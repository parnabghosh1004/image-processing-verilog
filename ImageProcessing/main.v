==> flow/design.v <==
`timescale 1ns / 1ps
module main(clk,reset,value,threshold,select_oper,done_in,done_out,red_in,green_in,blue_in,red_out,green_out,blue_out);
input clk,reset,done_in;
input [7:0] red_in,blue_in,green_in,value,threshold;
input [2:0] select_oper;
output reg [7:0] red_out,green_out,blue_out;
output reg done_out;
reg [8:0] red_temp,green_temp,blue_temp;
parameter BRIGHT_INC = 3'b000,BRIGHT_DEC = 3'b001,RGB_TO_GRAY =  3'b010,INVERT=3'b011,RED=3'b100,GREEN=3'b101,BLUE=3'b110;
always @(posedge clk)
begin
	if(reset) 
		begin
			red_out <= 8'd0;
			green_out <= 8'd0;
			blue_out <= 8'd0;
			done_out = 1'b0;
		end
	else if( select_oper == BRIGHT_INC)
		begin
			if(done_in)
				begin 
				red_temp = red_in + value;
				green_temp = green_in + value;
				blue_temp = blue_in + value;
				if(red_temp > 255) red_out <= 255;
				else red_out <= red_temp;
				if(green_temp > 255) green_out <= 255;
				else green_out <= green_temp;
				if(blue_temp > 255) blue_out <= 255;
				else blue_out <= blue_temp;
				done_out = 1'b1;
				end
			else		
			begin
			red_out <= 8'd0;
			green_out <= 8'd0;
			blue_out <= 8'd0;
			done_out = 1'b0;
			end	
		end
	else if( select_oper == BRIGHT_DEC)
		begin
			if(done_in)
			begin
				red_temp = red_in - value;
				green_temp = green_in - value;
				blue_temp = blue_in - value;
				if(red_temp < 0) red_out <= 0;
				else red_out <= red_temp;
				if(green_temp < 0) green_out <= 0;
				else green_out <= green_temp;
				if(blue_temp < 0) blue_out <= 0;
				else blue_out <= blue_temp;
				done_out = 1'b1;
			end
			else
			begin
			red_out <= 8'd0;
			green_out <= 8'd0;
			blue_out <= 8'd0;
			done_out = 1'b0;
			end
		end
	else if( select_oper == RGB_TO_GRAY)
		begin
			if(done_in)
			begin
			red_out <= (red_in >> 2) + (red_in >> 5) + (red_in >> 6) + (green_in >>1) + (green_in >>4) + (green_in >>6) + (blue_in >>4) + (blue_in >>5) + (blue_in >>6);
			green_out <= (red_in >> 2) + (red_in >> 5) + (red_in >> 6) + (green_in >>1) + (green_in >>4) + (green_in >>6) + (blue_in >>4) + (blue_in >>5) + (blue_in >>6);
			blue_out <= (red_in >> 2) + (red_in >> 5) + (red_in >> 6) + (green_in >>1) + (green_in >>4) + (green_in >>6) + (blue_in >>4) + (blue_in >>5) + (blue_in >>6);
			done_out = 1'b1;
			end
			else
			begin
			red_out <= 8'd0;
			green_out <= 8'd0;
			blue_out <= 8'd0;
			done_out = 1'b0;
			end
		end
	else if (select_oper == INVERT)
		begin 
			if(done_in) 
			begin
			red_out <= 255 - red_in;
			green_out <= 255 - green_in;
			blue_out <= 255 - blue_in;
			done_out = 1'b1;
			end
			else
			begin
			red_out <= 8'd0;
			green_out <= 8'd0;
			blue_out <= 8'd0;
			done_out = 1'b0;
			end
		end
	else if(select_oper == RED ) 
		begin
			if(done_in)
			begin
			red_out <= red_in;
			green_out <= 8'd0;
			blue_out <= 8'd0;
			done_out = 1'b1;
			end
			else
			begin
			red_out <= 8'd0;
			green_out <= 8'd0;
			blue_out <= 8'd0;
			done_out = 1'b0;
			end
		end	
	else if(select_oper == GREEN ) 
		begin
			if(done_in)
			begin
			red_out <= 8'd0;
			green_out <= green_in;
			blue_out <= 8'd0;
			done_out = 1'b1;
			end
			else
			begin
			red_out <= 8'd0;
			green_out <= 8'd0;
			blue_out <= 8'd0;
			done_out = 1'b0;
			end
		end	
	else if(select_oper == BLUE ) 
		begin
			if(done_in)
			begin
			red_out <= 8'd0;
			green_out <= 8'd0;
			blue_out <= blue_in;
			done_out = 1'b1;
			end
			else
			begin
			red_out <= 8'd0;
			green_out <= 8'd0;
			blue_out <= 8'd0;
			done_out = 1'b0;
			end
		end
	else 
		begin
			if(done_in)
			begin
			red_temp = (red_in >> 2) + (red_in >> 5) + (red_in >> 6) + (green_in >>1) + (green_in >>4) + (green_in >>6) + (blue_in >>4) + (blue_in >>5) + (blue_in >>6);
			green_temp = (red_in >> 2) + (red_in >> 5) + (red_in >> 6) + (green_in >>1) + (green_in >>4) + (green_in >>6) + (blue_in >>4) + (blue_in >>5) + (blue_in >>6);
			blue_temp = (red_in >> 2) + (red_in >> 5) + (red_in >> 6) + (green_in >>1) + (green_in >>4) + (green_in >>6) + (blue_in >>4) + (blue_in >>5) + (blue_in >>6);
			if(red_temp > threshold) red_out <= 8'd0;
			else red_out <= 8'd255;
			if(green_temp > threshold) green_out <= 8'd0;
			else green_out <= 8'd255;
			if(blue_temp > threshold) blue_out <= 8'd0;
			else blue_out <= 8'd255;
			done_out = 1'b1;
			end
			else
			begin
			red_out <= 8'd0;
			green_out <= 8'd0;
			blue_out <= 8'd0;
			done_out = 1'b0;
			end
		end
end
endmodule
# Step by step through the tools: main

What the tools print for main, step after step.
Line numbers count from 1 in the design file above.
A cell with n/a has no value.

Top: main
Clock port: clk
Cell library: sky130hd
Corner: tt_025C_1v80

# Word level

Counts by Yosys on the flattened word-level netlist (proc, flatten, opt, wreduce; memories kept). Register bits leave out memories and registers merged into their read ports (data or address); mux counts leave out enables and synchronous resets folded into registers. Print and check cells are left out.

Eq/ne operators: 6
Reduce/logical cells: 1
Shifts and indexed selects: 0
$add $sub $neg: 25
Multiplexer cells: 42
Bitwise operators: 0
$lt $le $gt $ge: 7
Multipliers: 0
Divide/modulo/power cells: 0

Operators with widths:

| cell                                                                     | number |
| 8-bit 2-to-1 mux                                                         | 41 |
| 8-bit by 8-bit adder with 9-bit output                                   | 3 |
| 8-bit by 8-bit subtractor with 9-bit output                              | 3 |
| 9-bit by 1-bit less-than comparator with 1-bit output with constant B    | 3 |
| 9-bit by 8-bit greater-than comparator with 1-bit output with constant B | 3 |
| 8-bit subtractor with constant A                                         | 3 |
| 9-bit by 2-bit adder with 9-bit output                                   | 2 |
| 9-bit by 4-bit adder with 9-bit output                                   | 2 |
| 7-bit by 2-bit adder with 8-bit output                                   | 2 |
| 8-bit by 2-bit adder with 8-bit output                                   | 2 |
| 8-bit by 4-bit adder with 8-bit output                                   | 2 |
| 6-bit by 3-bit adder with 7-bit output                                   | 2 |
| 3-bit == test with constant B                                            | 3 |
| 8-bit by 7-bit adder with 9-bit output                                   | 1 |
| 9-bit by 3-bit adder with 9-bit output                                   | 1 |
| 9-bit by 8-bit greater-than comparator with 1-bit output                 | 1 |
| 8-bit by 3-bit adder with 8-bit output                                   | 1 |
| 8-bit by 7-bit adder with 8-bit output                                   | 1 |
| 3-bit by 2-bit == test with 1-bit output with constant B                 | 2 |
| 3-bit by 1-bit == test with 1-bit output with constant B                 | 1 |
| 3-bit logical NOT                                                        | 1 |
| 1-bit 2-to-1 mux                                                         | 1 |

Output and inout bits: 25
Memories: 0
Register bits: 25
Bits in latches: 0
Bits in writable memories: 0
Bits of input ports: 46
Clocked read ports x word width: 0
Bits in read-only memories: 0
Cells after elaboration: 85

# Depth

Longest topological path by Yosys (ltp), each cell counted once; first at word level (registers and memories cut), then after technology mapping (sequential cells cut; the memories' decode and read muxes count).

Depth after elaboration: 18
ABC_AREA: 0
Gate-level depth with buffers: 21
Gate-level depth less buffers: 21

# Synthesis result

The flow's flattened synthesis, as Yosys stat reports it; memories are mapped. The netlist is that of the ABC_AREA named above (0 if unset); the other value can give another one.

Cell types:

| type                      | number | area in all (sq um) |
| sky130_fd_sc_hd__ha_1     | 74     | 925.888 |
| sky130_fd_sc_hd__fa_1     | 26     | 520.499 |
| sky130_fd_sc_hd__dfxtp_1  | 25     | 500.48 |
| sky130_fd_sc_hd__inv_1    | 69     | 258.998 |
| sky130_fd_sc_hd__nand2_1  | 61     | 228.97 |
| sky130_fd_sc_hd__a21oi_1  | 45     | 225.216 |
| sky130_fd_sc_hd__o21ai_0  | 36     | 180.173 |
| sky130_fd_sc_hd__nor2_1   | 43     | 161.405 |
| sky130_fd_sc_hd__xor2_1   | 16     | 140.134 |
| sky130_fd_sc_hd__a21o_1   | 16     | 120.115 |
| sky130_fd_sc_hd__xnor2_1  | 13     | 113.859 |
| sky130_fd_sc_hd__nor2b_1  | 17     | 106.352 |
| sky130_fd_sc_hd__nand2b_1 | 15     | 93.84 |
| sky130_fd_sc_hd__o21a_1   | 9      | 67.565 |
| sky130_fd_sc_hd__a22oi_1  | 8      | 60.058 |
| sky130_fd_sc_hd__clkbuf_1 | 15     | 56.304 |
| sky130_fd_sc_hd__o22ai_1  | 9      | 56.304 |
| sky130_fd_sc_hd__nor3_1   | 11     | 55.053 |

Not listed: further types 47, cells in them 141.

Buffers: 26
Area of sequential cells: 500.5 sq um
Flip-flops: 25
Standard cells after synthesis: 649
Chip area (Yosys): 4,981.0 sq um

# Timing after synthesis

OpenSTA on the mapped netlist: ideal clock, no wires. The path of least setup slack (recovery checks aside). Input and output delay are each 20% of the period. Register names are those of the netlist, which keeps one name where synthesis merged equal registers.

Kind: input to register
Start point: in red_in[2]
End point: reg green_out[3]
Launch time at the first pin: 1,738 ps
Slack: 1,808 ps
Delay of the path: 5,143 ps
Arrival: 6,795 ps
Path buffers: 0
Driving pins on the path: 18
Data required time: 8,604 ps
Library setup time: 86 ps
External input delay: 1,738 ps
Clock period: 8,690 ps
Synthesis period reached: 6,882 ps

"delay of the path" is the arrival time less input delay plus setup time.
"driving pins on the path": output pins that drive a net of the path, with the launching flip-flop's if there is one; two outputs of one cell count as two.
"synthesis period reached" is the clock period less the worst setup slack; recovery checks do not enter. This is arithmetic on one report: input and output delays are still those of the set period (20% each).
Between the ends stands the longest chain of elaborated cells between them, by number of cells; it is not shown to be the way that was timed. Of several equally long chains one is given.
Each line given opens the expression or statement behind the cell; cells for indexed reads and writes are added by Yosys, which also makes memories of some case tables.
At most two assigning lines are given for a register; there are more.

Cell sequence: sky130_fd_sc_hd__fa_1 > sky130_fd_sc_hd__inv_1 > sky130_fd_sc_hd__fa_1 > sky130_fd_sc_hd__fa_1 > sky130_fd_sc_hd__fa_1 > sky130_fd_sc_hd__fa_1 > sky130_fd_sc_hd__fa_1 > sky130_fd_sc_hd__nand2b_1 > sky130_fd_sc_hd__a211o_1 > sky130_fd_sc_hd__nand2_1 > sky130_fd_sc_hd__xor2_1 > sky130_fd_sc_hd__ha_1 > sky130_fd_sc_hd__a211oi_1 > sky130_fd_sc_hd__o2111ai_1 > sky130_fd_sc_hd__a32oi_4 > sky130_fd_sc_hd__nand2_4 > sky130_fd_sc_hd__o21a_1 > sky130_fd_sc_hd__a221oi_2
Length of the longest elaborated chain: 18
Elaborated cells on any way between the ends: 27
Those cells by class: 16 x add/sub; 1 x compare; 10 x mux

Ends and longest elaborated chain, after synthesis:

| item                                   | line | text |
| start: declaration                     | 4    | `input [7:0] red_in,blue_in,green_in,value,threshold;` |
| 6-bit by 3-bit adder with 7-bit output | 155  | `green_temp = (red_in >> 2) + (red_in >> 5) + (red_in >> 6) + (green_in >>1) + (green_in >>4) + (green_in >>6) ...` |
| 7-bit by 2-bit adder with 8-bit output | 155  |  |
| 8-bit by 7-bit adder with 9-bit output | 155  |  |
| 9-bit by 4-bit adder with 9-bit output | 155  |  |
| 9-bit by 2-bit adder with 9-bit output | 155  |  |
| 9-bit by 4-bit adder with 9-bit output | 155  |  |
| 9-bit by 3-bit adder with 9-bit output | 155  |  |
| (+4 left out)                          | n/a  |  |
| 8-bit 2-to-1 mux                       | 133  | `else if(select_oper == BLUE )` |
| 8-bit 2-to-1 mux                       | 116  | `else if(select_oper == GREEN )` |
| 8-bit 2-to-1 mux                       | 99   | `else if(select_oper == RED )` |
| 8-bit 2-to-1 mux                       | 82   | `else if (select_oper == INVERT)` |
| 8-bit 2-to-1 mux                       | 65   | `else if( select_oper == RGB_TO_GRAY)` |
| 8-bit 2-to-1 mux                       | 42   | `else if( select_oper == BRIGHT_DEC)` |
| 8-bit 2-to-1 mux                       | 19   | `else if( select_oper == BRIGHT_INC)` |
| end: assignment                        | 29   | `else green_out <= green_temp;` |
| end: assignment                        | 52   | `else green_out <= green_temp;` |
| end: declaration                       | 6    | `output reg [7:0] red_out,green_out,blue_out;` |

# Path in the finished layout

Path of least setup slack in the final report of stored run 1 (OpenROAD, finished layout, wires in). Where an end is a register, its clock arrival counts in the times.
The path's times are printed in steps of 10 ps; the period is the one set.

Kind: input to register
Start point: in green_in[1]
End point: reg green_out[4]
Path buffers: 2
Launch time at the first pin: 800 ps
Driving pins on the path: 20
Data required time: 4,220 ps
Clock period: 4,020 ps
External input delay: 800 ps
Arrival: 6,080 ps
Library setup time: 80 ps
Slack: -1,860 ps

Between the ends stands the longest chain of elaborated cells between them, by number of cells; it is not shown to be the way that was timed. Of several equally long chains one is given.
At most two assigning lines are given for a register; there are more.

Cell sequence: sky130_fd_sc_hd__buf_2 > sky130_fd_sc_hd__fa_1 > sky130_fd_sc_hd__inv_1 > sky130_fd_sc_hd__fa_1 > sky130_fd_sc_hd__fa_1 > sky130_fd_sc_hd__fa_1 > sky130_fd_sc_hd__fa_2 > sky130_fd_sc_hd__fa_2 > sky130_fd_sc_hd__nand2b_4 > sky130_fd_sc_hd__a211o_1 > sky130_fd_sc_hd__nand2_2 > sky130_fd_sc_hd__xor2_2 > sky130_fd_sc_hd__ha_1 > sky130_fd_sc_hd__a211oi_2 > sky130_fd_sc_hd__o2111ai_2 > sky130_fd_sc_hd__a32oi_4 > sky130_fd_sc_hd__buf_12 > sky130_fd_sc_hd__nand2_8 > sky130_fd_sc_hd__o21a_4 > sky130_fd_sc_hd__a221oi_2
Length of the longest elaborated chain: 16
Elaborated cells on any way between the ends: 33
Those cells by class: 15 x add/sub; 3 x compare; 15 x mux

Ends and longest elaborated chain, after layout:

| item                                                     | line | text |
| start: declaration                                       | 4    | `input [7:0] red_in,blue_in,green_in,value,threshold;` |
| 8-bit by 7-bit adder with 9-bit output                   | 155  | `green_temp = (red_in >> 2) + (red_in >> 5) + (red_in >> 6) + (green_in >>1) + (green_in >>4) + (green_in >>6) ...` |
| 9-bit by 4-bit adder with 9-bit output                   | 155  |  |
| 9-bit by 2-bit adder with 9-bit output                   | 155  |  |
| 9-bit by 4-bit adder with 9-bit output                   | 155  |  |
| 9-bit by 3-bit adder with 9-bit output                   | 155  |  |
| 9-bit by 2-bit adder with 9-bit output                   | 155  |  |
| 9-bit by 8-bit greater-than comparator with 1-bit output | 159  | `if(green_temp > threshold) green_out <= 8'd0;` |
| (+2 left out)                                            | n/a  |  |
| 8-bit 2-to-1 mux                                         | 133  | `else if(select_oper == BLUE )` |
| 8-bit 2-to-1 mux                                         | 116  | `else if(select_oper == GREEN )` |
| 8-bit 2-to-1 mux                                         | 99   | `else if(select_oper == RED )` |
| 8-bit 2-to-1 mux                                         | 82   | `else if (select_oper == INVERT)` |
| 8-bit 2-to-1 mux                                         | 65   | `else if( select_oper == RGB_TO_GRAY)` |
| 8-bit 2-to-1 mux                                         | 42   | `else if( select_oper == BRIGHT_DEC)` |
| 8-bit 2-to-1 mux                                         | 19   | `else if( select_oper == BRIGHT_INC)` |
| end: assignment                                          | 29   | `else green_out <= green_temp;` |
| end: assignment                                          | 52   | `else green_out <= green_temp;` |
| end: declaration                                         | 6    | `output reg [7:0] red_out,green_out,blue_out;` |

--- measured runs ---
Settings and measured results of 2 stored flow runs for module main (sky130hd), not sorted in any way. The constraints put input and output delay at 20% of the set period each and load the outputs with 0.01 pF.
By "achieved clock period" is meant the clock period of the run minus its worst setup slack. This is arithmetic on one report: input and output delays are still those of the set period (20% each).
By "critical setup path time" is meant the share of the clock period that the worst setup path is allowed (20% is reserved at inputs, 20% at outputs), minus its slack. Clock arrival times at its registers enter into it.
"power" rests on the timing tool's default activity at the inputs, not on a simulated workload.
"critical setup path time" is known to 10 ps.
Among the settings, . means not set for that run.

| item                                  | stored run 1      | stored run 2      |
| period_ns                             | 4.02              | 6.56              |
| CORE_UTILIZATION                      | 20                | 69                |
| SETUP_SLACK_MARGIN                    | 0.96              | .                 |
| PLACE_DENSITY_LB_ADDON                | 0.21              | .                 |
| HOLD_SLACK_MARGIN                     | 0.0               | .                 |
| CORE_ASPECT_RATIO                     | 0.85              | .                 |
| CORE_MARGIN                           | 5                 | 2                 |
| CELL_PAD_IN_SITES_GLOBAL_PLACEMENT    | 2                 | .                 |
| CELL_PAD_IN_SITES_DETAIL_PLACEMENT    | 0                 | .                 |
| TNS_END_PERCENT                       | 5                 | .                 |
| GPL_TIMING_DRIVEN                     | 1                 | .                 |
| GPL_ROUTABILITY_DRIVEN                | 0                 | .                 |
| CTS_CLUSTER_SIZE                      | 19                | .                 |
| CTS_CLUSTER_DIAMETER                  | 150               | .                 |
| SLEW_MARGIN                           | 30                | 20                |
| MAX_ROUTING_LAYER                     | met5              | .                 |
| CAP_MARGIN                            | 20                | 20                |
| chip area in the Yosys report (sq um) | 4,981.0           | 4,981.0           |
| area of the die (sq um)               | 28,171.0          | 7,914.8           |
| final utilization (%)                 | 28.4              | 92.2              |
| lowest setup slack (ps)               | -1,859            | -483              |
| power (mW)                            | 3.565             | 2.441             |
| achieved clock period (ps)            | 5,879             | 7,043             |
| critical setup path time (ps)         | 5,070             | 5,730             |
| type of the worst setup path          | input to register | input to register |
--- end ---
